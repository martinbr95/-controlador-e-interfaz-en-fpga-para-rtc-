==> flow/design.v <==
module Almacenamiento(direccion,rom, rom_data);
input wire  [2:0]direccion;  
input wire  [3:0]rom;
output reg  [7:0]rom_data;  
wire [7:0]rom_addr = {1'b0,direccion,rom};
always @(*)  
begin
	case (rom_addr)  
	8'h00 : rom_data <= 8'b00000000;
	8'h01 : rom_data <= 8'b00000000;
	8'h02 : rom_data <= 8'b00000000;
	8'h03 : rom_data <= 8'b00000000;
	8'h04 : rom_data <= 8'b00000000;
	8'h05 : rom_data <= 8'b00000000;
	8'h06 : rom_data <= 8'b00000000;  
	8'h07 : rom_data <= 8'b00000000;
	8'h08 : rom_data <= 8'b00000000;
	8'h09 : rom_data <= 8'b00000000;
	8'h0a : rom_data <= 8'b00000000;
	8'h0b : rom_data <= 8'b00000000;
	8'h0c : rom_data <= 8'b00000000;
	8'h0d : rom_data <= 8'b00000000;
	8'h0e : rom_data <= 8'b00000000;
	8'h0f : rom_data <= 8'b00000000;
	8'h10 : rom_data <= 8'b00000000;
	8'h11 : rom_data <= 8'b00000000;
	8'h12 : rom_data <= 8'b11111110;
	8'h13 : rom_data <= 8'b11111110;
	8'h14 : rom_data <= 8'b00111000;
	8'h15 : rom_data <= 8'b00111000;
	8'h16 : rom_data <= 8'b00111000;  
	8'h17 : rom_data <= 8'b00111000;
	8'h18 : rom_data <= 8'b00111000;
	8'h19 : rom_data <= 8'b00111000;
	8'h1a : rom_data <= 8'b00111000;
	8'h1b : rom_data <= 8'b00111000;
	8'h1c : rom_data <= 8'b11110000;
	8'h1d : rom_data <= 8'b11110000;
	8'h1e : rom_data <= 8'b00000000;
	8'h1f : rom_data <= 8'b00000000;
	8'h20 : rom_data <= 8'b00000000;
	8'h21 : rom_data <= 8'b00000000;
	8'h22 : rom_data <= 8'b11000110;
	8'h23 : rom_data <= 8'b11000110;
	8'h24 : rom_data <= 8'b11000110;
	8'h25 : rom_data <= 8'b11000110;
	8'h26 : rom_data <= 8'b11000110;  
	8'h27 : rom_data <= 8'b11000110;
	8'h28 : rom_data <= 8'b11000110;
	8'h29 : rom_data <= 8'b01101100;
	8'h2a : rom_data <= 8'b01101100;
	8'h2b : rom_data <= 8'b01101100;
	8'h2c : rom_data <= 8'b00111000;
	8'h2d : rom_data <= 8'b00010000;
	8'h2e : rom_data <= 8'b00000000;
	8'h2f : rom_data <= 8'b00000000;
	8'h30 : rom_data <= 8'b00000000;
	8'h31 : rom_data <= 8'b00000000;
	8'h32 : rom_data <= 8'b10000010;
	8'h33 : rom_data <= 8'b11000110;
	8'h34 : rom_data <= 8'b11000110;
	8'h35 : rom_data <= 8'b11000110;
	8'h36 : rom_data <= 8'b11000110;  
	8'h37 : rom_data <= 8'b11101110;
	8'h38 : rom_data <= 8'b11111110;
	8'h39 : rom_data <= 8'b11010110;
	8'h3a : rom_data <= 8'b11010110;
	8'h3b : rom_data <= 8'b11000110;
	8'h3c : rom_data <= 8'b11000110;
	8'h3d : rom_data <= 8'b00000000;
	8'h3e : rom_data <= 8'b00000000;
	8'h3f : rom_data <= 8'b00000000;
	8'h40 : rom_data <= 8'b00000000;
	8'h41 : rom_data <= 8'b00000000;
	8'h42 : rom_data <= 8'b11111100;
	8'h43 : rom_data <= 8'b11000110;
	8'h44 : rom_data <= 8'b11000011;
	8'h45 : rom_data <= 8'b11000011;
	8'h46 : rom_data <= 8'b11000110;  
	8'h47 : rom_data <= 8'b11111000;
	8'h48 : rom_data <= 8'b11111000;
	8'h49 : rom_data <= 8'b11000110;
	8'h4a : rom_data <= 8'b11000011;
	8'h4b : rom_data <= 8'b11000011;
	8'h4c : rom_data <= 8'b11000110;
	8'h4d : rom_data <= 8'b11111100;
	8'h4e : rom_data <= 8'b00000000;
	8'h4f : rom_data <= 8'b00000000;
	8'h50 : rom_data <= 8'b00000000;
	8'h51 : rom_data <= 8'b00000000;
	8'h52 : rom_data <= 8'b01111110;
	8'h53 : rom_data <= 8'b11111110;
	8'h54 : rom_data <= 8'b11100000;
	8'h55 : rom_data <= 8'b11100000;
     8'h56 : rom_data <= 8'b01111000;  
	8'h57 : rom_data <= 8'b00111100;
	8'h58 : rom_data <= 8'b00001110;
	8'h59 : rom_data <= 8'b00000110;
	8'h5a : rom_data <= 8'b00000110;
	8'h5b : rom_data <= 8'b00000110;
	8'h5c : rom_data <= 8'b11111110;
	8'h5d : rom_data <= 8'b11111100;
	8'h5e : rom_data <= 8'b00000000;
	8'h5f : rom_data <= 8'b00000000;
	8'h60 : rom_data <= 8'b00000000;
	8'h61 : rom_data <= 8'b00000000;
	8'h62 : rom_data <= 8'b11000000;
	8'h63 : rom_data <= 8'b11000000;
	8'h64 : rom_data <= 8'b11000000;
	8'h65 : rom_data <= 8'b11000000;
	8'h66 : rom_data <= 8'b11000000;  
	8'h67 : rom_data <= 8'b11000000;
	8'h68 : rom_data <= 8'b11000000;
	8'h69 : rom_data <= 8'b11000000;
	8'h6a : rom_data <= 8'b11000000;
	8'h6b : rom_data <= 8'b11000000;
	8'h6c : rom_data <= 8'b11111110;
	8'h6d : rom_data <= 8'b11111110;
	8'h6e : rom_data <= 8'b00000000;
	8'h6f : rom_data <= 8'b00000000;
	default : rom_data <= 8'b00000000;         
	endcase
end
endmodule  
module Objetos_Top(L,X,Y,R,G,B);
input wire R,G,B;     
input wire [9:0] X;
input wire [9:0] Y;    
output reg [2:0] L;   
wire [3:0]PY = {Y[3],Y[2],Y[1],Y[0]};
wire [2:0]PX = {X[2],X[1],X[0]};
reg  [2:0]EN; 
reg Activador;          
localparam X_in_J  = 0;
localparam X_end_J = 7;
localparam X_in_V  = 8;
localparam X_end_V = 15;
localparam X_in_M  = 24;
localparam X_end_M = 31;
localparam X_in_B  = 32;
localparam X_end_B = 39;
localparam X_in_S  = 48;
localparam X_end_S = 55;
localparam X_in_L  = 56;
localparam X_end_L = 63;
localparam  Y_in  = 16;
localparam  Y_end = 31;
wire J_on,V_on,M_on,B_on,S_on,L_on;
assign J_on = (X_in_J <=X) && (X <=X_end_J) && (Y_in <=Y) && (Y <=Y_end);
assign V_on = (X_in_V <=X) && (X <=X_end_V) && (Y_in <=Y) && (Y <=Y_end);
assign M_on = (X_in_M <=X) && (X <=X_end_M) && (Y_in <=Y) && (Y <=Y_end);
assign B_on = (X_in_B <=X) && (X <=X_end_B) && (Y_in <=Y) && (Y <=Y_end);
assign S_on = (X_in_S <=X) && (X <=X_end_S) && (Y_in <=Y) && (Y <=Y_end);
assign L_on = (X_in_L <=X) && (X <=X_end_L) && (Y_in <=Y) && (Y <=Y_end);
always @(*)                  
begin
		if (J_on)
			EN <= 3'h1;
		else 
			if (V_on)
			EN <= 3'h2;
		else 
			if (M_on)
			EN <= 3'h3;
		else
			if (B_on)
			EN <= 3'h4;
		else 
			if (S_on)
			EN <= 3'h5;
		else 
			if (L_on)
			EN <= 3'h6;
		else 
			EN <= 3'h0;
end 
wire [7:0] Data;                
Almacenamiento ROM (.direccion(EN),.rom(PY),.rom_data(Data));
always @(*)                    
begin 
	case (PX)
	3'h0 : Activador <= Data[7];
	3'h1 : Activador <= Data[6];
	3'h2 : Activador <= Data[5];
	3'h3 : Activador <= Data[4];
	3'h4 : Activador <= Data[3];
	3'h5 : Activador <= Data[2];
	3'h6 : Activador <= Data[1];
	3'h7 : Activador <= Data[0];
	default : Activador <= 1'b0;
	endcase 
end  
always @(Activador,R,G,B)
begin 
	case (Activador)
	1'b1 : L <= {R,G,B};
	default : L <= 3'b000;
	endcase
end 
endmodule 
module TOP(R,G,B,L,clk,reset,hsinc,vsinc,ENclock);
input wire R,G,B,reset,clk;
output wire [2:0]L;
output wire hsinc,vsinc,ENclock;
wire [9:0] X;
wire [9:0] Y;
vgasync Sincronizacion (.clk(clk),.rst(reset),.hsync(hsinc),.vsync(vsinc),.ENclock(ENclock),.px_X(X),.px_Y(Y));
Objetos_Top objets (.L(L),.X(X),.Y(Y),.R(R),.G(G),.B(B));
endmodule 
module vgasync(input clk, rst, output wire hsync, vsync, ENclock, output wire [9:0] px_X,output wire [9:0] px_Y);
	localparam HD = 640;
	localparam HF = 48;
	localparam HB = 16;
	localparam HR = 96;
	localparam VD = 480;
	localparam VF = 10;
	localparam VB = 33;
	localparam VR = 2;
	reg ENpulse;
	wire ENpulse_next;
	reg [9:0] hcnt, hcnt_next;
	reg [9:0] vcnt, vcnt_next;
	reg v_sync_reg, h_sync_reg;
	wire v_sync_next, h_sync_next;
	wire h_end, v_end;
	always @(posedge clk, posedge rst)
	begin
		if(rst) begin  
			vcnt <= 0;
			hcnt <= 0;
			v_sync_reg <= 1'b0;
			h_sync_reg <= 1'b1;
			ENpulse <= 0;
			end
		else begin
			ENpulse <= ENpulse_next;  
			vcnt <= vcnt_next;
			hcnt <= hcnt_next;
			v_sync_reg <= v_sync_next;
			h_sync_reg <= h_sync_next;
			end
	end
		assign ENpulse_next = ~ENpulse;
		assign h_end = (hcnt == (HD+HF+HB+HR-1));
		assign v_end = (vcnt == (VD+VF+VB+VR-1));
		always @(*)
		begin
			if(ENpulse_next)begin  
				if (h_end) hcnt_next <= 0;
				else hcnt_next <= hcnt + 1;
				end
			else 
			begin 
			hcnt_next <= hcnt;
			end
		end
		always @(*)
		begin
			if(ENpulse_next && h_end)
			begin
				if (v_end) vcnt_next <= 0;
				else vcnt_next <= vcnt + 1;
			end
			else begin
				vcnt_next <= vcnt; 
			end
		end
		assign h_sync_next = !(hcnt >= (HD+HB) && hcnt <= (HD+HB+HR-1));
		assign v_sync_next = (vcnt >= (VD+VB) && vcnt <= (VD+VB+VR-1));
		assign hsync = h_sync_reg;
		assign vsync = !v_sync_reg;
		assign px_X = hcnt;
		assign px_Y = vcnt;
		assign ENclock = ENpulse_next; 
endmodule 
Tool chain data of TOP. Tool output for the design above, in the order of the flow. Line numbers count from 1 in the design file above. Operators: Yosys type, input widths -> output width; for muxes data width and select width s. Library cell names are shortened. Not given: n/a

Top module: TOP. Clock: clk. Standard-cell library: sky130hd. Corner: tt_025C_1v80.

Word level. Counts by Yosys on the flattened word-level netlist (proc, flatten, opt, wreduce; memories kept). Register bits leave out memories and registers merged into their read ports (data or address); mux counts leave out enables and synchronous resets folded into registers. Print and check cells are left out. Cells with the same type and inputs are merged into one. Memory sizes are those after Yosys's memory passes, which may raise the word count (mostly to a power of two), join words into wider ones and drop unused or constant bits.

The figure for $add $sub $neg is 2. The entry for eq/ne operators reads 9. Under mux-type cells stands 10. Under bitwise logic cells stands 1. The figure for $lt $le $gt $ge is 18. Reduce/logical cells: 24.

Operators with widths (number): $le 10x6->1 const B (3); $le 6x10->1 const A (3); $logic_and 1x1->1 (21); $mux 3 (7); $add 10x1->10 const B (2); $ge 10x10->1 const B (2); $le 10x10->1 const B (2); $eq 10x10->1 const B (2); $le 10x5->1 const B (2); $le 5x10->1 const A (2); $mux 10 (2); $eq 3x3->1 const B (4); $le 1x10->1 const A (1); $le 10x3->1 const B (1); $le 10x4->1 const B (1); $le 4x10->1 const A (1); $pmux 1 s8 (1); $eq 3x2->1 const B (2); $eq 3x1->1 const B (1); $logic_not 3->1 (1); $logic_not 1->1 (2); $not 1->1 (1).

The figure for elaborated cells is 70. Bits in read-only memories: 1024. For register bits the number is 23. The entry for output and inout bits reads 6. The entry for memory cells reads 1.

Memories: (no name shown) (depth 128, bits a word 8, read ports 1, wr ports 0, line 8) `case (rom_addr)`.

Depth. Depth = most cells in a row (Yosys ltp): at word level without a register or memory, in the mapped netlist without a sequential cell, where the memories' decode and read muxes count.

For depth after elaboration the number is 10. The figure for ABC_AREA is 0. Under mapped depth stands 9. Gate-level depth less buffers: 9.

Mapped cells and area. Yosys stat after the flow's synthesis: flattened, memories mapped to cells. It holds for the ABC_AREA given above (unset counts as 0); a run with the other value may have another netlist.

Cells by type: dfrtp_1 (number 22, area in all 550.528 µm²); ha_1 (number 14, area in all 175.168 µm²); o21ai_0 (number 24, area in all 120.115 µm²); nand2_1 (number 20, area in all 75.072 µm²); inv_1 (number 18, area in all 67.565 µm²); nor2_1 (number 18, area in all 67.565 µm²); a21oi_1 (number 13, area in all 65.062 µm²); nand3_1 (number 12, area in all 60.058 µm²); xnor2_1 (number 6, area in all 52.55 µm²); nand4_1 (number 8, area in all 50.048 µm²); o31ai_1 (number 6, area in all 45.043 µm²); nor4b_1 (number 4, area in all 35.034 µm²); nor2_4 (number 3, area in all 33.782 µm²); nand2b_1 (number 5, area in all 31.28 µm²); or3_1 (number 5, area in all 31.28 µm²); mux2i_1 (number 3, area in all 30.029 µm²); dfstp_2 (number 1, area in all 26.275 µm²); mux4_1 (number 1, area in all 26.275 µm²).

Other cell types: 54; their cells: 81.

The entry for buffers reads 15. The figure for flip-flop cells is 23. The entry for cells in the netlist reads 264. The entry for cell area after synthesis reads 0.0022309 mm². Sequential part of the area: 0.0005768 mm².

The figures by module come from a second, unflattened synthesis with its own total; it is not the netlist above.

For cell total of the unflattened synthesis the number is 237. The entry for area total of the unflattened synthesis reads 0.0021846 mm².

Rows give one instance, submodules left out.

Modules: vgasync (times used 1, area 0.0012962 mm², cells 120); Almacenamiento (times used 1, area 0.0006869 mm², cells 88); Objetos_Top (times used 1, area 0.0002014 mm², cells 29); TOP (times used 1, area 0 mm², cells 0).

Path before layout. Source: OpenSTA report_checks on the synthesized netlist (no wires, ideal clock, input and output delay 20% of the period each), path of least setup slack; recovery checks are left aside. Register names are those of the netlist, which keeps one name where synthesis merged equal registers.

Path kind: register -> output. From: register Sincronizacion.vcnt[1]. To: output port L[0]. The entry for delay of the path reads 2.091 ns. The figure for path buffers is 0. Under period stands 2.71 ns. The entry for stages reads 9. The figure for output delay is 0.542 ns. Setup slack: 0.077 ns. For required time the number is 2.168 ns. For data arrival time the number is 2.091 ns. The entry for synthesis period reached reads 2.633 ns.

"delay of the path" = arrival - input delay + setup time. At an output port there is no setup time. "stages" counts driving pins, that of a launching flip-flop among them; a cell with two outputs on the path counts twice. "synthesis period reached" is the clock period less the worst setup slack; recovery checks do not enter. This is arithmetic on one report: input and output delays are still those of the set period (20% each). The rows between start and end are the longest chain of elaborated cells between them; the timing report does not say that the signal goes this way. Where chains are equally long, one stands for them. Each line given opens the expression or statement behind the cell; cells for indexed reads and writes are added by Yosys, which also makes memories of some case tables. A memory read counts as a cell of the chain, while the word-level depth stops at memories.

Cells stage by stage: dfrtp_1 > inv_1 > ha_1 > mux4_2 > o32a_1 > o22ai_1 > a2111oi_1 > a211oi_2 > a21oi_1. For length of the longest elaborated chain the number is 12. The figure for elaborated cells on any way between the ends is 23. Classes of those cells: 2 x compare; 8 x mux; 12 x reduce/logical; 1 x memory.

Ends and longest elaborated chain, post-synthesis: from (decl) (line 222) `reg [9:0] vcnt, vcnt_next;`; from (assign) (line 229) `vcnt <= 0;`; from (assign) (line 237) `vcnt <= vcnt_next;`; $le 5x10->1 (line 154) `assign L_on = (X_in_L <=X) && (X <=X_end_L) && (Y_in <=Y) && (Y <=Y_end);`; $logic_and 1x1->1 x2 (line 154); $mux 3 (line 172) `if (L_on)`; $mux 3 (line 169) `if (S_on)`; $mux 3 (line 166) `if (B_on)`; $mux 3 (line 163) `if (M_on)`; $mux 3 (line 160) `if (V_on)`; $mux 3 (line 157) `if (J_on)`; $mem_v2 128x8 (line 8) `case (rom_addr)`; $pmux 1 s8 (line 181) `case (PX)`; $mux 3 (line 195) `case (Activador)`; to (decl) (line 203) `output wire [2:0]L;`.

Worst path after layout. From the final timing report of job 1: the path of least setup slack in the routed layout; clock arrival at registers is part of the times.

Path kind: register -> output. From: register Sincronizacion.vcnt[5]. To: output port L[1]. For required time the number is 1.94 ns. For data arrival time the number is 2.75 ns. The figure for path buffers is 4. The entry for stages reads 12. Under period stands 2.43 ns. Setup slack: -0.80 ns. The figure for output delay is 0.49 ns.

The rows between start and end are the longest chain of elaborated cells between them; the timing report does not say that the signal goes this way. Where chains are equally long, one stands for them. A memory read counts as a cell of the chain, while the word-level depth stops at memories.

Cells stage by stage: dfrtp_1 > nor4_4 > buf_4 > nand4_4 > buf_6 > o32a_1 > o22ai_2 > a2111oi_2 > a211oi_2 > buf_4 > a21oi_2 > buf_2. For length of the longest elaborated chain the number is 12. The figure for elaborated cells on any way between the ends is 23. Classes of those cells: 2 x compare; 8 x mux; 12 x reduce/logical; 1 x memory.

Ends and longest elaborated chain, post-layout: from (decl) (line 222) `reg [9:0] vcnt, vcnt_next;`; from (assign) (line 229) `vcnt <= 0;`; from (assign) (line 237) `vcnt <= vcnt_next;`; $le 5x10->1 (line 154) `assign L_on = (X_in_L <=X) && (X <=X_end_L) && (Y_in <=Y) && (Y <=Y_end);`; $logic_and 1x1->1 x2 (line 154); $mux 3 (line 172) `if (L_on)`; $mux 3 (line 169) `if (S_on)`; $mux 3 (line 166) `if (B_on)`; $mux 3 (line 163) `if (M_on)`; $mux 3 (line 160) `if (V_on)`; $mux 3 (line 157) `if (J_on)`; $mem_v2 128x8 (line 8) `case (rom_addr)`; $pmux 1 s8 (line 181) `case (PX)`; $mux 3 (line 195) `case (Activador)`; to (decl) (line 203) `output wire [2:0]L;`.

## Implementation results

TOP through Yosys and OpenROAD on sky130hd: 2 stored runs, unordered, with their settings and measured results. The constraints put input and output delay at 20% of the set period each and load the outputs with 0.01 pF. "clock period reached": clock period set for the run, less the worst setup slack. It is reckoned from that one timing run; input and output delays stay at 20% of the period that was set. "time used up by the worst setup path" means the part of the period allowed to the worst setup path (the constraints hold back 20% at inputs and 20% at outputs) less its slack; where the path has registers, the arrival times of their clocks count too. "total power of the final layout" rests on the timing tool's default activity at the inputs, not on a simulated workload.

Job 1 has these settings: period_ns 2.43; CORE_UTILIZATION 31; SETUP_SLACK_MARGIN -0.22; PLACE_DENSITY_LB_ADDON 0.04; CORE_MARGIN 10; CELL_PAD_IN_SITES_DETAIL_PLACEMENT 2; TNS_END_PERCENT 40; GPL_ROUTABILITY_DRIVEN 1; CTS_CLUSTER_SIZE 89; CAP_MARGIN 20; SLEW_MARGIN 20. The measured worst setup slack after layout is -0.802 ns. For the total power of the final layout the run shows 638.9 uW. The standard-cell area of the final layout reads 0.003342 mm². The chip area in the Yosys report comes to 0.0022309 mm². The clock period reached comes to 3.232 ns. The post-route setup TNS reads -2.397 ns. The measured die area is 0.0109893 mm². For the time used up by the worst setup path the run shows 2.75 ns. Worst setup path kind: register -> output. The measured final utilization is 48.4 %.

Job 2 has these settings: period_ns 2.65; CORE_UTILIZATION 54; SETUP_SLACK_MARGIN -0.14; PLACE_DENSITY_LB_ADDON 0.19; CORE_ASPECT_RATIO 1.99; CELL_PAD_IN_SITES_DETAIL_PLACEMENT 1; CTS_CLUSTER_SIZE 23; CAP_MARGIN 40; CORE_MARGIN 2; SLEW_MARGIN 20. Outcome: did not finish, placement stopped with DPL-0033.
