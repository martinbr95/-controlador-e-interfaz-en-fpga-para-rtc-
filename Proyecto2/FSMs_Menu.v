==> flow/design.v <==
module FSMs_Menu (IRQ,Alarma_stop,Timer_ON,Barriba,Babajo,Bderecha,Bizquierda,Bcentro,RST,FRW,Acceso,Mod_out,CLK,Dir,Punt);
input wire CLK,Alarma_stop,IRQ,Barriba,Timer_ON,Babajo,Bderecha,Bizquierda,Bcentro,RST,FRW;  
output reg [7:0] Dir;  
output reg Acceso;  
output reg [6:0] Punt; 
localparam [7:0]TiempoEspera=8'd3;
reg [2:0] EstadoActual;
reg [2:0] EstadoSiguiente;
reg Mod_Siguiente;
reg Numup_Siguiente;
reg Numdown_Siguiente;
output wire Mod_out;
reg Bcentro_reg;
reg Barrido;  
reg FBarrido;  
reg Espera;  
reg [7:0] cuenta_espera;
reg Accesonxt, AccesoCMD;  
reg Fespera; 
wire Fcount; 
reg [6:0] Punt_Siguiente; 
assign Fcount=Dir==8'hf1; 
reg Bcentro_reg_ant;
reg Bderecha_reg;
reg Barriba_reg;
reg Babajo_reg;
reg Bderecha_reg_ant; 
reg Bizquierda_reg;
reg Bizquierda_reg_ant; 
reg Barriba_reg_ant;
reg Babajo_reg_ant;
reg Mod;
assign Mod_out =(Mod)||(Dir==8'h00)||(Dir==8'h01);
reg [1:0] Mod_Barrido;
reg [1:0] Mod_Barrido_sig;
always @( posedge CLK,posedge RST)
begin
	if (RST)
	begin
		EstadoActual <= 3'd1 ;  
		Mod<=1'b1;
		Bcentro_reg<=1'b0;
		Bcentro_reg_ant<=1'b0;
		Mod_Barrido<=2'b00;
	end
	else
	begin
		Mod_Barrido<=Mod_Barrido_sig;
		EstadoActual <= EstadoSiguiente ;
		Mod<=(Mod_Siguiente);
		Bcentro_reg_ant<=Bcentro;
		if(~Bcentro_reg_ant && Bcentro)
		begin
			Bcentro_reg<=1'b1;
		end
		else
		begin
			if(EstadoActual==3'd4)
			begin
				Bcentro_reg<=1'b0;
			end
			else
			begin
				Bcentro_reg<=Bcentro_reg;
			end
		end
	end
end
always @(*)
begin
		case(Dir)
		8'h21:if(Mod==1'b1)
			begin
				Mod_Barrido_sig=2'b01;
			end
			else
			begin
				Mod_Barrido_sig=Mod;
			end
		8'hf0:if(Mod_Barrido==2'b01)
				begin
					Mod_Barrido_sig=2'b10;
				end
				else
				begin
					Mod_Barrido_sig=Mod_Barrido;
				end
		default
		begin
			Mod_Barrido_sig=Mod_Barrido;
		end
		endcase
	if((Barriba_reg)||(Babajo_reg)) Mod_Siguiente = 1'b1;
	else Mod_Siguiente = Mod;
	Espera=1'b0;
	Barrido=1'b0;
	if(FBarrido)AccesoCMD = 1'b1;
	else AccesoCMD = 1'b0;
	case(EstadoActual) 
	3'd1:if(FRW)
		begin
			Barrido=1'b1; 
			EstadoSiguiente=3'd2;
		end
		else
		begin
			EstadoSiguiente=3'd1; 
		end
	3'd2:if(FBarrido)
		begin
			Espera=1'b1; 
			EstadoSiguiente=3'd3;
			if(Mod_Barrido==2'b10)
			begin
				Mod_Siguiente=1'b0;
				Mod_Barrido_sig=2'b00;
			end
			else
			begin
				Mod_Siguiente=Mod;
			end
		end
		else
		begin
			Barrido=1'b1; 
			EstadoSiguiente=3'd2;
		end
	3'd3:if(Fespera)
		begin
			Barrido=1'b1;
			EstadoSiguiente=3'd2; 
		end
		else
		begin
			EstadoSiguiente=3'd3; 
		end
	default
	begin
		EstadoSiguiente = 3'd1;
	end
	endcase
end
reg [2:0] EstadoActualc;
reg [2:0] EstadoSiguientec;
reg [7:0] Dir_Siguiente;
reg inicializacion;
reg inicializacion_sig;
reg Timer_ON_reg;
reg Timer_ON_reg_ant;
reg Timer_ON_reg_sig;
always@ ( posedge CLK, posedge RST )
begin
	if (RST)
	begin
		Acceso <= 1'b1;
		EstadoActualc <= 3'd0;
		Dir <= 7'h02;
		inicializacion <=1'b0;
		Timer_ON_reg<=1'b0;
		Timer_ON_reg_ant<=1'b0;
	end
	else
	begin
		Acceso <= Accesonxt;
		EstadoActualc <= EstadoSiguientec;
		Dir <= Dir_Siguiente;
		inicializacion<=inicializacion_sig;
		Timer_ON_reg_ant<=Timer_ON;
		if(~Timer_ON_reg_ant && Timer_ON)
		begin
			Timer_ON_reg<=1'b1;
		end
		else
		begin
			Timer_ON_reg<=Timer_ON_reg_sig;
		end
	end
end
reg [2:0] cnt;    
always @(posedge CLK) begin
	if(RST) begin
		cnt <= 1'b0;
	end
	else begin
		if(Acceso) cnt <= cnt + 1'b1;
		else cnt <= 1'b0;
	end
end
reg InicioEstado;  
always @(*)
begin
	if(EstadoActualc != EstadoSiguiente) InicioEstado = 1'b1;
	else InicioEstado = 1'b0;
	if(cnt == 3'b111) Accesonxt = 1'b0;
	else begin
		if(AccesoCMD) Accesonxt = 1'b1;
		else Accesonxt = Acceso;
	end
	Timer_ON_reg_sig=Timer_ON_reg;
	FBarrido=1'b0;
	EstadoSiguientec = 3'd1;
	Dir_Siguiente=Dir;
	inicializacion_sig=inicializacion;
	case(EstadoActualc)
	3'd0:if(FRW) begin
			Accesonxt = 1'b1;
			if(inicializacion==0)
			begin
				EstadoSiguientec = 3'd0;
				inicializacion_sig=1'b1;
			end
			else
			begin
				EstadoSiguientec = 3'd1;
			end
		end
		else
		begin
			EstadoSiguientec = 3'd0;
		end
	3'd1:if(Barrido)
		begin
			EstadoSiguientec=3'd2;
			Dir_Siguiente=8'h21;
			Accesonxt=1'b1;
		end
		else
		begin
			EstadoSiguientec=3'd1;
		end
	3'd2:if(FRW)
		begin
			Dir_Siguiente = Dir + 1'b1;
			EstadoSiguientec=3'd3;
		end
		else
		begin
			if(InicioEstado) Accesonxt=1'b1;
			EstadoSiguientec=3'd2;
		end
	3'd3:case(Dir)
			7'h01:
				if(Alarma_stop||Timer_ON_reg)
				begin
					EstadoSiguientec=3'd4;
					Timer_ON_reg_sig=1'b0;
				end
				else
				begin
					Dir_Siguiente=8'hf0;
					EstadoSiguientec=3'd4;
				end
			7'h02:
				begin
				Dir_Siguiente=8'hf0;
				EstadoSiguientec=3'd4;
				end
			7'h27:
				begin
				Dir_Siguiente=8'h41;
				EstadoSiguientec=3'd4;
				end
			7'h44:
				if((Timer_ON_reg)||(Alarma_stop)||(~IRQ))
				begin
					Dir_Siguiente=8'h00;
					EstadoSiguientec=3'd4;
				end
				else
				begin
					Dir_Siguiente=8'hf0;
					EstadoSiguientec=3'd4;
				end
			default
			begin
				Dir_Siguiente=Dir;
				EstadoSiguientec=3'd4;
			end
		endcase
	3'd4:if(Fcount)
		begin
			FBarrido=1'b1;
			EstadoSiguientec=3'd1;
			Dir_Siguiente=8'h21;
		end
		else
		begin
			EstadoSiguientec=3'd2;
			Accesonxt=1'b1;
		end
	default
	begin
		EstadoSiguientec = 3'd1;
	end
	endcase
end
reg [1:0] EstadoActuale;
reg [1:0] EstadoSiguientee;
reg [7:0] cuenta_espera_sig;
always@ ( posedge CLK, posedge RST )
begin
	if (RST)
	begin
		EstadoActuale <= 2'd1;
		cuenta_espera <= 8'd1;
	end
	else
	begin
		cuenta_espera <= cuenta_espera_sig;
		EstadoActuale <= EstadoSiguientee;
	end
end
always @(*)
begin
	cuenta_espera_sig = cuenta_espera;
	Fespera=1'b0;
	EstadoSiguientee=2'd1;
	case(EstadoActuale)
	3'd1:if(Espera)
		begin
			EstadoSiguientee=2'd2;
		end
		else
		begin
			EstadoSiguientee=2'd1;
		end
	3'd2:if(cuenta_espera==TiempoEspera)
		begin
			cuenta_espera_sig=8'b1;
			Fespera = 1'b1;
			EstadoSiguientee=2'd1;
		end
		else
		begin
			cuenta_espera_sig = cuenta_espera+1'b1;
			EstadoSiguientee = 2'd2;
		end
	default
	begin
		EstadoSiguientee = 2'd1;
	end
	endcase
end
always@ ( posedge CLK, posedge RST )
begin
	if (RST)
	begin
		Punt<=7'h20;
		Bderecha_reg<= 1'b0;
		Bderecha_reg_ant<=1'b0;
		Bizquierda_reg<= 1'b0;
		Bizquierda_reg_ant<=1'b0;
	end
	else
	begin
		Punt<=Punt_Siguiente;
		Bderecha_reg_ant<=Bderecha;
		if(~Bderecha_reg_ant && Bderecha)
		begin
			Bderecha_reg<=1'b1;
		end
		else
		begin
			Bderecha_reg<=1'b0;
		end
		Bizquierda_reg_ant<=Bizquierda;
		if(~Bizquierda_reg_ant && Bizquierda)
		begin
			Bizquierda_reg<=1'b1;
		end
		else
		begin
			Bizquierda_reg<=1'b0;
		end
		Barriba_reg_ant<=Barriba;
		if(~Barriba_reg_ant && Barriba)
		begin
			Barriba_reg<=1'b1;
		end
		else
		begin
			Barriba_reg<=1'b0;
		end
		Babajo_reg_ant<=Babajo;
		if(~Babajo_reg_ant && Babajo)
		begin
			Babajo_reg<=1'b1;
		end
		else
		begin
			Babajo_reg<=1'b0;
		end
	end
end
always @(*)
begin
	Punt_Siguiente=Punt+Bizquierda_reg - Bderecha_reg;
	if(1'b0 )
	begin
		Punt_Siguiente=7'h19;
	end
	else
	begin
		case(Punt)
			7'h27:Punt_Siguiente=7'h41;  
			7'h45:Punt_Siguiente=7'h21;
			7'h20:Punt_Siguiente=7'h43;
			7'h40:Punt_Siguiente=7'h26;
		default
		begin
			Punt_Siguiente=Punt + Bizquierda_reg - Bderecha_reg;
		end
		endcase
	end
end
endmodule
From RTL to reports: FSMs_Menu
The steps from the RTL of FSMs_Menu to its reports follow in flow order.
Lines are those of the file above, counted from 1.
Library cell names are shortened.
A cell with n/a has no value.
Design
  top module: FSMs_Menu
  clock: CLK
  library: sky130hd
  corner: tt_025C_1v80

Word-level counts
Counts by Yosys on the flattened word-level netlist (proc, flatten, opt, wreduce; memories kept). Register bits leave out memories and registers merged into their read ports (data or address). Print and check cells are left out.
Bit counts
  bits in registers: 48
  input bits: 11
  output and inout port bits: 17
  word-level cells: 143
Operators by class
  $add $sub $neg: 5
  equality and inequality tests: 31
  multiplexer cells: 59
  bitwise logic cells: 7
  reduce/logical cells: 20
Operators with widths (count)
  8-bit parallel mux with 4-bit select: 2
  8-bit two-way mux: 6
  1-bit two-way mux: 35
  7-bit parallel mux with 4-bit select: 1
  2-bit two-way mux: 9
  8-bit by 1-bit adder with 8-bit output with constant B: 2
  8-bit by 2-bit == test with 1-bit output with constant B: 2
  8-bit by 6-bit == test with 1-bit output with constant B: 2
  8-bit == test with constant B: 2
  3-bit parallel mux with 5-bit select: 1
  7-bit by 6-bit == test with 1-bit output with constant B: 2
  7-bit == test with constant B: 2
  2-bit == test with constant B: 4
  8-bit by 1-bit == test with 1-bit output with constant B: 1
  8-bit by 7-bit == test with 1-bit output with constant B: 1
  8-bit zero test: 1
  2-bit parallel mux with 2-bit select: 2
  1-bit inverter: 7
  7-bit by 1-bit adder with 7-bit output: 1
  7-bit by 1-bit subtractor with 7-bit output: 1
  2-bit by 1-bit == test with 1-bit output with constant B: 3
  2-bit nonzero test: 3
  3-bit by 2-bit == test with 1-bit output with constant B: 2
  3-bit == test with constant B: 2
  3-bit inequality test with constant B: 2
  6-bit AND reduction: 1
  2-bit parallel mux with 3-bit select: 1
  1-bit logical AND: 5
Other operator kinds: 14; their cells: 19.

Depth
Yosys ltp: most cells in a row. Word level: on the elaborated netlist, between registers, memories and ports. Mapped: between sequential cells and ports; inverters and the memories' decode and read muxes count.
Logic depth
  depth after elaboration: 10
  ABC_AREA: 0
  mapped depth: 11
  gate-level depth less buffers: 11

After synthesis
Yosys stat after the flow's synthesis: flattened, memories mapped to cells. It holds for the ABC_AREA given above (unset counts as 0); a run with the other value may have another netlist.
Mapped netlist
  standard cells after synthesis: 282
  cell area after synthesis: 2775.2 µm²
  sequential part of the area: 1239.9 µm²
  flip-flop cells: 49
  buffer cells: 10
Cells by type
  dfrtp_1: count 35, total area 875.84 µm²
  ha_1: count 17, total area 212.704 µm²
  dfstp_2: count 7, total area 183.926 µm²
  edfxtp_1: count 4, total area 120.115 µm²
  inv_1: count 23, total area 86.333 µm²
  o21ai_0: count 17, total area 85.082 µm²
  nor2_1: count 20, total area 75.072 µm²
  nand2_1: count 17, total area 63.811 µm²
  xnor2_1: count 7, total area 61.309 µm²
  a21oi_1: count 12, total area 60.058 µm²
  dfxtp_1: count 3, total area 60.058 µm²
  and3_1: count 9, total area 56.304 µm²
  nand4_1: count 9, total area 56.304 µm²
  nand3_1: count 10, total area 50.048 µm²
  nor2b_1: count 8, total area 50.048 µm²
  o31ai_1: count 6, total area 45.043 µm²
  buf_6: count 3, total area 33.782 µm²
  a21o_1: count 4, total area 30.029 µm²
Not listed: further types 41, cells in them 71.

Path before layout
OpenSTA on the mapped netlist: ideal clock, no wires. The path of least setup slack (recovery checks aside). Input and output delay are each 20% of the period. Register names are those of the netlist, which keeps one name where synthesis merged equal registers.
Timing path after synthesis
  path type: register to register
  from: register cuenta_espera[0]
  to: register Dir[0]
  clock period: 4380 ps
  library setup time: 125 ps
  launch time at the first pin: 0 ps
  data arrival time: 2296 ps
  required time: 4255 ps
  path slack: 1959 ps
  delay of the path: 2421 ps
  stages: 8
  path buffers: 1
  synthesis period reached: 2421 ps
"delay of the path" is the arrival time less input delay plus setup time.
"stages": output pins that drive a net of the path, with the launching flip-flop's if there is one; two outputs of one cell count as two.
"synthesis period reached" is the clock period less the worst setup slack; recovery checks do not enter. This is arithmetic on one report: input and output delays are still those of the set period (20% each).
The rows between start and end are the longest chain of elaborated cells between them; the timing report does not say that the signal goes this way. Where chains are equally long, one stands for them.
Each line given opens the expression or statement behind the cell; cells for indexed reads and writes are added by Yosys, which also makes memories of some case tables.
Between the ends, after synthesis
  cells stage by stage: dfstp_2 > ha_1 > or4b_1 > nor3_1 > a211oi_2 > or2_1 > buf_6 > mux2_4
  length of the longest elaborated chain: 7
  elaborated cells on any way between the ends: 9
  source lines of those cells: 6
  classes of those cells: eq/ne (2); mux (6); reduce/logical (1)
RTL lines, path after synthesis
  start: declaration: line 17  | reg [7:0] cuenta_espera;
  start: assignment: line 305  | cuenta_espera <= 8'd1;
  start: assignment: line 309  | cuenta_espera <= cuenta_espera_sig;
  8-bit by 2-bit == test with 1-bit output: line 327  | 3'd2:if(cuenta_espera==TiempoEspera)
  1-bit two-way mux: line 327
  1-bit two-way mux: line 318  | case(EstadoActuale)
  1-bit two-way mux: line 128  | 3'd3:if(Fespera)
  1-bit parallel mux with 3-bit select: line 99  | case(EstadoActual)
  8-bit two-way mux: line 221  | 3'd1:if(Barrido)
  8-bit parallel mux with 4-bit select: line 204  | case(EstadoActualc)
  end: assignment: line 157  | Dir <= 7'h02;
  end: assignment: line 166  | Dir <= Dir_Siguiente;
  end: declaration: line 3  | output reg [7:0] Dir;

Timing after layout
Path of least setup slack in the final report of run 1 (OpenROAD, finished layout, wires in). Where an end is a register, its clock arrival counts in the times.
The path's times are printed in steps of 10 ps; the period is the one set.
Timing path after layout
  path type: register to output
  from: register Dir[7]
  to: output port Mod_out
  clock period: 2560 ps
  output delay: 510 ps
  launch time at the first pin: 300 ps
  data arrival time: 1780 ps
  required time: 2050 ps
  path slack: 270 ps
  stages: 4
  path buffers: 1
The rows between start and end are the longest chain of elaborated cells between them; the timing report does not say that the signal goes this way. Where chains are equally long, one stands for them.
Between the ends, after layout
  cells stage by stage: dfrtp_2 > or4_4 > o21bai_1 > dlygate4sd2_1
  length of the longest elaborated chain: 3
  elaborated cells on any way between the ends: 4
  classes of those cells: eq/ne (1); reduce/logical (3)
RTL lines, path after layout
  start: declaration: line 3  | output reg [7:0] Dir;
  start: assignment: line 157  | Dir <= 7'h02;
  start: assignment: line 166  | Dir <= Dir_Siguiente;
  8-bit zero test: line 33  | assign Mod_out =(Mod)||(Dir==8'h00)||(Dir==8'h01);
  1-bit logical OR (2 in a row): line 33
  end: declaration: line 12  | output wire Mod_out;

## Implementation results

Below are 2 stored runs of the flow (Yosys, OpenROAD; platform sky130hd) on FSMs_Menu, each with its settings and what was measured, unordered. Constraints: input delay and output delay 20% of the set period each, output load 0.01 pF.
"achieved clock period" means the clock period less the worst setup slack. The figure is calculated, with input and output delays left at 20% of the set period.
"power" rests on the timing tool's default activity at the inputs, not on a simulated workload.
[run 1] settings: period_ns=2.56, SETUP_SLACK_MARGIN=0.2, CAP_MARGIN=20, CORE_MARGIN=2, CORE_UTILIZATION=40, SLEW_MARGIN=20
[run 1] result: chip area after synthesis (Yosys) 2775.2 µm², die area 7620.4 µm², standard-cell area of the final layout 3402.0 µm², utilization 50.4%, worst setup slack after layout 272 ps, total negative slack 0 ps, worst hold slack 401 ps, power 2.781 mW, achieved clock period 2288 ps
[run 2] settings: period_ns=2.49, CORE_UTILIZATION=54, SETUP_SLACK_MARGIN=0.07, PLACE_DENSITY_LB_ADDON=0.05, CORE_ASPECT_RATIO=0.7, CORE_MARGIN=9, CELL_PAD_IN_SITES_GLOBAL_PLACEMENT=1, ABC_AREA=0, GPL_TIMING_DRIVEN=1, GPL_ROUTABILITY_DRIVEN=1, CTS_CLUSTER_SIZE=80, CTS_CLUSTER_DIAMETER=108, CAP_MARGIN=25, SLEW_MARGIN=10
[run 2] result: chip area after synthesis (Yosys) 2775.2 µm², die area 8085.4 µm², standard-cell area of the final layout 3334.4 µm², utilization 68.6%, worst setup slack after layout 161 ps, total negative slack 0 ps, worst hold slack 406 ps, power 2.943 mW, achieved clock period 2329 ps
