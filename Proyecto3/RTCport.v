==> flow/design.v <==
`timescale 1ns / 1ps
module transfer(
	input wire Acceso, read, clk, reset,    				 
	output wire AD, CS, RD, WR, FRW, AValid, WValid, RValid         				 
   );
	reg ADr, RDr, CSr, WRr;						 
	reg [1:0] state;						 
	reg [5:0] cycles;
	assign AD = ADr;						 
	assign CS = CSr;
	assign RD = RDr;
	assign WR = WRr;
	reg [2:0] timer;
	wire leido, escrito;
	wire tcs, tw, tacc, tadt, tads, taw, tah, tdf, tdw, tdh; 	 	 
	assign tads = (cycles <= 1);					 
	assign tcs = (cycles > 1 & cycles <= 7) | (cycles > 18 & cycles <= 26);
	assign tw = (cycles > 7 & cycles <= 17) | (cycles > 26 & cycles <= 36);
	assign tadt = (cycles > 7 & cycles <= 10);			 
	assign tdf = (cycles > 24 & cycles <= 28);
	assign RValid = (tdf && read) ? 1'b1 : 1'b0;
	assign taw = (cycles > 4 & cycles <= 7);				 
	assign tah = (cycles > 7 & cycles <= 14);
	assign AValid = (taw | tah) ? 1'b1 : 1'b0;
	assign tdw = (cycles > 19 & cycles <= 26);			 
	assign tdh = (cycles > 26 & cycles <= 28);
	assign WValid = (~read && (tdw || tdh)) ? 1'b1 : 1'b0;
	always @(posedge clk) begin
		if (reset) begin timer <= 0; end
		else begin
			if(leido | escrito)begin
				timer <= 1;
			end
			else begin
				if (timer > 0) begin
					timer <= timer + 1;
				end
				else begin
					timer <= timer;
				end
			end
		end
	end
	assign leido = ~tcs & (state == 2);
	assign escrito = ~tcs & (state == 3);
	assign FRW = (timer > 6);
	always @(posedge clk) begin 					 
		if(reset) begin 					 
			state <= 0;					 
			ADr <= 1;
			CSr <= 1;
			RDr <= 1'b1;					 
			WRr <= 1;					 
		end							 
		else begin						 
		case(state)						 
			0:
				if(Acceso) begin 			 
					ADr <= 0;			 
					if(~tads)begin			 
						CSr <= 0;		 
						RDr <= 1;
						WRr <= 0;
						state <= 1;
					end
					else begin
						CSr <= CSr;		 
						RDr <= RDr;
						WRr <= WRr;
					end
				end
				else begin
					state <= state; 		 
				end
			1:
				if(~tcs) begin				 
					CSr <= 1;
					WRr <= 1;
					if(CS && ~tadt) begin		 
						ADr <= 1;
						if(read)begin 		 
							RDr <= 1;	 
							if(~tw) begin
								state <= 2;
							end
							else begin
								state <= state;
							end
						end
						else begin
							RDr <= 1'b1;
							if(~tw) begin
								state <= 3;
							end
							else begin
								state <= state;
							end
						end
					end
					else begin
						ADr <= ADr;
					end
				end
				else begin
					state <= state;
				end
			2:
				if(~leido) begin							 
					CSr <= 0;
					RDr <= 0;
					state <= state;
				end
				else begin
					if(leido) begin
						CSr <= 1;
						RDr <= 1'b1;
						state <= 0;
					end
					else begin
						CSr <= CSr;
						RDr <= RDr;
					end
				end
			3:
				if(~escrito) begin
					CSr <= 0;
					RDr <= 1;
					WRr <= 0;
					state <= state;
				end
				else begin
					if(escrito) begin
						CSr <= 1;
						WRr <= 1;
						RDr <= 1'b1;
						state <= 0;
					end
					else begin
						CSr <= CSr;
						RDr <= RDr;
					end
				end
		endcase
		end
	end
	always @(posedge clk) begin 				  
		if(state == 0 & AD) begin			  
			cycles <= 0;
		end
		else begin
			cycles <= cycles + 1;
		end
	end
endmodule
module RTCport(
  input clk, rst,
  input read_strobe,
  input write_strobe,
  input [7:0] port_id,
  input [7:0] data_in,
  output reg [7:0] data_out,
  input IRQ,
  output AD,CS,RD,WR,
  inout [7:0] bus
  );
  parameter RTC_Dir = 8'd12;
  parameter RTC_Ctrl_in = 8'd13;
  parameter RTC_Ctrl_out = 8'd1;
  parameter RTC_Data_in = 8'd15;
  parameter RTC_Data_out = 8'd2;
  reg [7:0] Ctrl_rtc_in, Ctrl_rtc_out, Direccion, Dato_in, Dato_out; 
  wire Fetch, Send, Address, FRW;
  reg read_strobe_ant, read_strobe_reg;
  always @(posedge clk) begin
      read_strobe_reg <= read_strobe;
      read_strobe_ant <= read_strobe_reg;
      if(rst) begin
        Ctrl_rtc_in <= 0; Direccion <= 0; Dato_in <= 0;
      end
      if(write_strobe)begin
        case(port_id)
          RTC_Dir: Direccion <= data_in;
          RTC_Data_in: Dato_in <= data_in;
          RTC_Ctrl_in: Ctrl_rtc_in <= data_in;
          default begin
            Dato_in <= Dato_in;
            Ctrl_rtc_in <= Ctrl_rtc_in;
            Direccion <= Direccion;
          end
        endcase
      end
end
  always @(posedge clk) begin
	  if(rst) begin
		  Ctrl_rtc_out <= 0; Dato_out <= 0;
    end
    else begin
      Ctrl_rtc_out[1] <= IRQ;
      if (read_strobe_ant && ~read_strobe_reg && (port_id == RTC_Ctrl_out)) Ctrl_rtc_out[0] <= 1'b0;
      else begin
        if (FRW) Ctrl_rtc_out[0] <= 1'b1;
        else Ctrl_rtc_out <= Ctrl_rtc_out;
        if(Fetch) begin
          Dato_out <= bus;
        end
        else Dato_out <= Dato_out;
      end
    end
  end
  always @ ( * ) begin
    case(port_id)
      RTC_Data_out: data_out <= Dato_out;
      RTC_Ctrl_out: data_out <= Ctrl_rtc_out;
      default data_out <= Dato_out;
    endcase
  end
  assign bus = (Address) ? Direccion : (Send) ? Dato_in : 8'bz;
  transfer control(Ctrl_rtc_in[1],~Ctrl_rtc_in[0],clk,rst,AD,CS,RD,WR,FRW,Address, Send, Fetch);
endmodule
* Reports on RTCport *
The steps from the RTL of RTCport to its reports follow in flow order.
Lines are those of the file above, counted from 1.
Operators: Yosys type, input widths -> output width; for muxes data width and select width s.
Cell names lack the library's common part.
The mark - stands for no value.

inputs
  top module = RTCport
  clock = clk
  standard-cell library = sky130hd
  corner = tt_025C_1v80

* Word-level counts *
Source: Yosys, flattened and elaborated, memories not mapped. Widths are those after wreduce. Registers that Yosys merges into a memory's read port (data or address) are not register bits. Print and check cells do not count. Equal cells are merged and count once.

operators by class
  add/sub/neg operators = 2
  magnitude comparators = 17
  equal/unequal tests = 17
  mux-type cells = 43
  bitwise gates (word level) = 22
  reductions and logical operators = 23

operators with widths
  operator             count
  $mux 8               9
  $pmux 8 s2           3
  $gt 6x5->1 const B   4
  $eq 8x4->1 const B   3
  $le 6x5->1 const B   3
  $mux 2               9
  $mux 1               17
  $and 1x1->1          13
  $ne 2x2->1 const B   6
  $reduce_and 4->1     3
  $gt 6x3->1 const B   2
  $le 6x4->1 const B   2
  $reduce_or 2->1      5
  $ne 3x2->1 const B   3
  $eq 8x1->1 const B   1
  $reduce_and 8->1     1
  $pmux 2 s4           1
  $pmux 1 s4           2
  $reduce_bool 2->1    3
  $add 6x1->6 const B  1
  $gt 6x1->1 const B   1
  $le 6x1->1 const B   1
  $le 6x3->1 const B   1
  $le 6x6->1 const B   1
  $logic_and 1x1->1    5
  $not 1->1            5
  $reduce_and 5->1     1
  $or 1x1->1           4

Not listed: further kinds 13, cells in them 14.

bit counts
  register bits = 51
  input port bits = 21
  output and inout port bits = 20
  word-level cells = 140

* Longest topological paths *
Depth = most cells in a row (Yosys ltp): at word level without a register or memory, in the mapped netlist without a sequential cell, where the memories' decode and read muxes count.

depth
  word-level depth = 8
  ABC_AREA = 0
  mapped depth = 8
  gate-level depth less buffers = 7

* Synthesis result *
Yosys stat after the flow's synthesis: flattened, memories mapped to cells. It holds for the ABC_AREA given above (unset counts as 0); a run with the other value may have another netlist.

cell types
  type      count  total area (um2)
  dfxtp_1   29     580.557
  edfxtp_1  18     540.518
  mux2_2    11     123.869
  mux2i_1   12     120.115
  nand3b_1  16     120.115
  o21ai_0   23     115.11
  ha_1      7      87.584
  nor2_1    23     86.333
  inv_1     17     63.811
  xnor2_1   6      52.55
  and2_1    8      50.048
  nand2b_1  7      43.792
  a21oi_1   8      40.038
  nor3_1    8      40.038
  nand2_1   10     37.536
  nor2b_1   5      31.28
  clkbuf_1  7      26.275
  buf_2     5      25.024

Other cell types: 31; their cells: 35.

synthesis totals
  mapped cells = 255
  chip area (Yosys) = 0.0024811 mm2
  sequential part of the area = 0.0011211 mm2
  mapped flip-flops = 47
  buffers = 13

By module: a second synthesis without flattening, with its own total; a netlist apart from the flattened one above.

second synthesis, totals
  cells (unflattened synthesis) = 270
  area (unflattened synthesis) = 0.0026538 mm2

Rows give one instance, submodules left out.

by module
  module    times used  cells  area (mm2)  seq. area (mm2)
  RTCport   1           144    0.0016115   0.0007807
  transfer  1           126    0.0010422   0.0003403

* Timing after synthesis *
Source: OpenSTA report_checks on the synthesized netlist (no wires, ideal clock, input and output delay 20% of the period each), path of least setup slack; recovery checks are left aside. Register names are those of the netlist, which keeps one name where synthesis merged equal registers.

timing path post-synthesis
  kind = input to register
  start point = in port_id[5]
  end point = reg Dato_in[0]
  period = 2.54 ns
  input delay = 0.508 ns
  library setup time = 0.384 ns
  launch time at the first pin = 0.508 ns
  arrival time = 1.715 ns
  required time = 2.156 ns
  path slack = 0.441 ns
  delay of the path = 1.591 ns
  driving pins on the path = 3
  buffers on the path = 0
  period reached after synthesis = 2.099 ns

"delay of the path" is the arrival time less input delay plus setup time.
"driving pins on the path" counts driving pins, that of a launching flip-flop among them; a cell with two outputs on the path counts twice.
"period reached after synthesis" is the clock period less the worst setup slack; recovery checks do not enter. This is arithmetic on one report: input and output delays are still those of the set period (20% each).
The rows between start and end are the longest chain of elaborated cells between them; the timing report does not say that the signal goes this way. Where chains are equally long, one stands for them.
A line is the first line of the expression or statement that the cell stems from. Yosys adds cells for indexed reads and writes and turns some case tables into memories.
At most two assigning lines are given for a register; there are more.
The path ends at the enable pin of a flip-flop; only ways to that pin are counted.

between the ends, post-synthesis
  path through = nor4_1 > nand3_1 > o21ai_0
  length of the longest elaborated chain = 3
  elaborated cells between the ends (all ways) = 5
  source lines of those cells = 1
  those cells by class = eq/ne (4); reduce/logical (1)

RTL lines, path post-synthesis
  what                line  source
  start: declaration  159   input [7:0] port_id,
  $eq 8x4->1          181   case(port_id)
  $reduce_or 2->1     -
  $ne 3x2->1          -
  end: assignment     183   RTC_Data_in: Dato_in <= data_in;
  end: assignment     186   Dato_in <= Dato_in;
  end: declaration    171   reg [7:0] Ctrl_rtc_in, Ctrl_rtc_out, Direccion, Dato_in, Dato_out;

* Worst path after layout *
From the final timing report of run 2: the path of least setup slack in the routed layout; clock arrival at registers is part of the times.

timing path after layout
  kind = register to output
  start point = reg control.cycles[0]
  end point = out bus[3]
  period = 1.22 ns
  external output delay = 0.24 ns
  launch time at the first pin = 0.29 ns
  arrival time = 1.67 ns
  required time = 0.98 ns
  path slack = -0.69 ns
  driving pins on the path = 7
  buffers on the path = 1

The rows between start and end are the longest chain of elaborated cells between them; the timing report does not say that the signal goes this way. Where chains are equally long, one stands for them.

between the ends, after layout
  path through = dfxtp_4 > inv_4 > ha_4 > nand4b_1 > o211ai_4 > buf_12 > mux2_4
  length of the longest elaborated chain = 7
  elaborated cells between the ends (all ways) = 19
  those cells by class = compare (8); mux (4); logic (5); reduce/logical (2)

RTL lines, path after layout
  what                line  source
  start: declaration  8     reg [5:0] cycles;
  start: assignment   148   cycles <= 0;
  start: assignment   151   cycles <= cycles + 1;
  $gt 6x5->1          25    assign tdw = (cycles > 19 & cycles <= 26);
  $and 1x1->1         25
  $logic_or 1x1->1    27    assign WValid = (~read && (tdw || tdh)) ? 1'b1 : 1'b0;
  $logic_and 1x1->1   27
  $mux 1              27
  $mux 8 x2           217   assign bus = (Address) ? Direccion : (Send) ? Dato_in : 8'bz;
  end: declaration    164   inout [7:0] bus

Stored flow runs of RTCport (2 of them; Yosys, OpenROAD, sky130hd). They differ in their settings and are not a sequence. Constraints: input delay and output delay 20% of the set period each, output load 0.01 pF.
By "clock period reached" is meant the clock period of the run minus its worst setup slack. This is arithmetic on one report: input and output delays are still those of the set period (20% each).
By "critical path time" is meant the share of the clock period that the worst setup path is allowed (20% is reserved at inputs, 20% at outputs), minus its slack. Clock arrival times at its registers enter into it.
By "total power after layout" is meant OpenSTA's value without simulated activity: inputs other than the clock are taken to toggle once in ten clock periods, and the tool carries that through the logic.
A setting shown as . is not set for that run.
Results: . = not shown.

setting or result                          run 1  run 2
period_ns                                  1.31   1.22
CORE_UTILIZATION                           69     22
CELL_PAD_IN_SITES_GLOBAL_PLACEMENT         3      .
CELL_PAD_IN_SITES_DETAIL_PLACEMENT         0      .
CTS_CLUSTER_DIAMETER                       385    .
CAP_MARGIN                                 0      20
CORE_MARGIN                                2      6
SLEW_MARGIN                                20     20
SETUP_SLACK_MARGIN                         .      0.16
PLACE_DENSITY                              .      0.56
HOLD_SLACK_MARGIN                          .      0.16
CORE_ASPECT_RATIO                          .      1.45
ABC_AREA                                   .      0
GPL_TIMING_DRIVEN                          .      0
MIN_ROUTING_LAYER                          .      met2
MAX_ROUTING_LAYER                          .      met5
total power after layout (mW)              .      5.485
clock period reached (ns)                  .      1.912
standard-cell area after layout (mm2)      .      0.0039963
die footprint (mm2)                        .      0.0140146
worst hold slack in the final report (ns)  .      0.097
lowest setup slack (ns)                    .      -0.692
total negative slack (ns)                  .      -28.089
utilization of the finished layout         .      0.365
critical path time (ns)                    .      1.67
critical path type                         .      register to output
netlist area reported by Yosys (mm2)       .      0.0024811

Run 1: unfinished; error GPL-0301 in placement
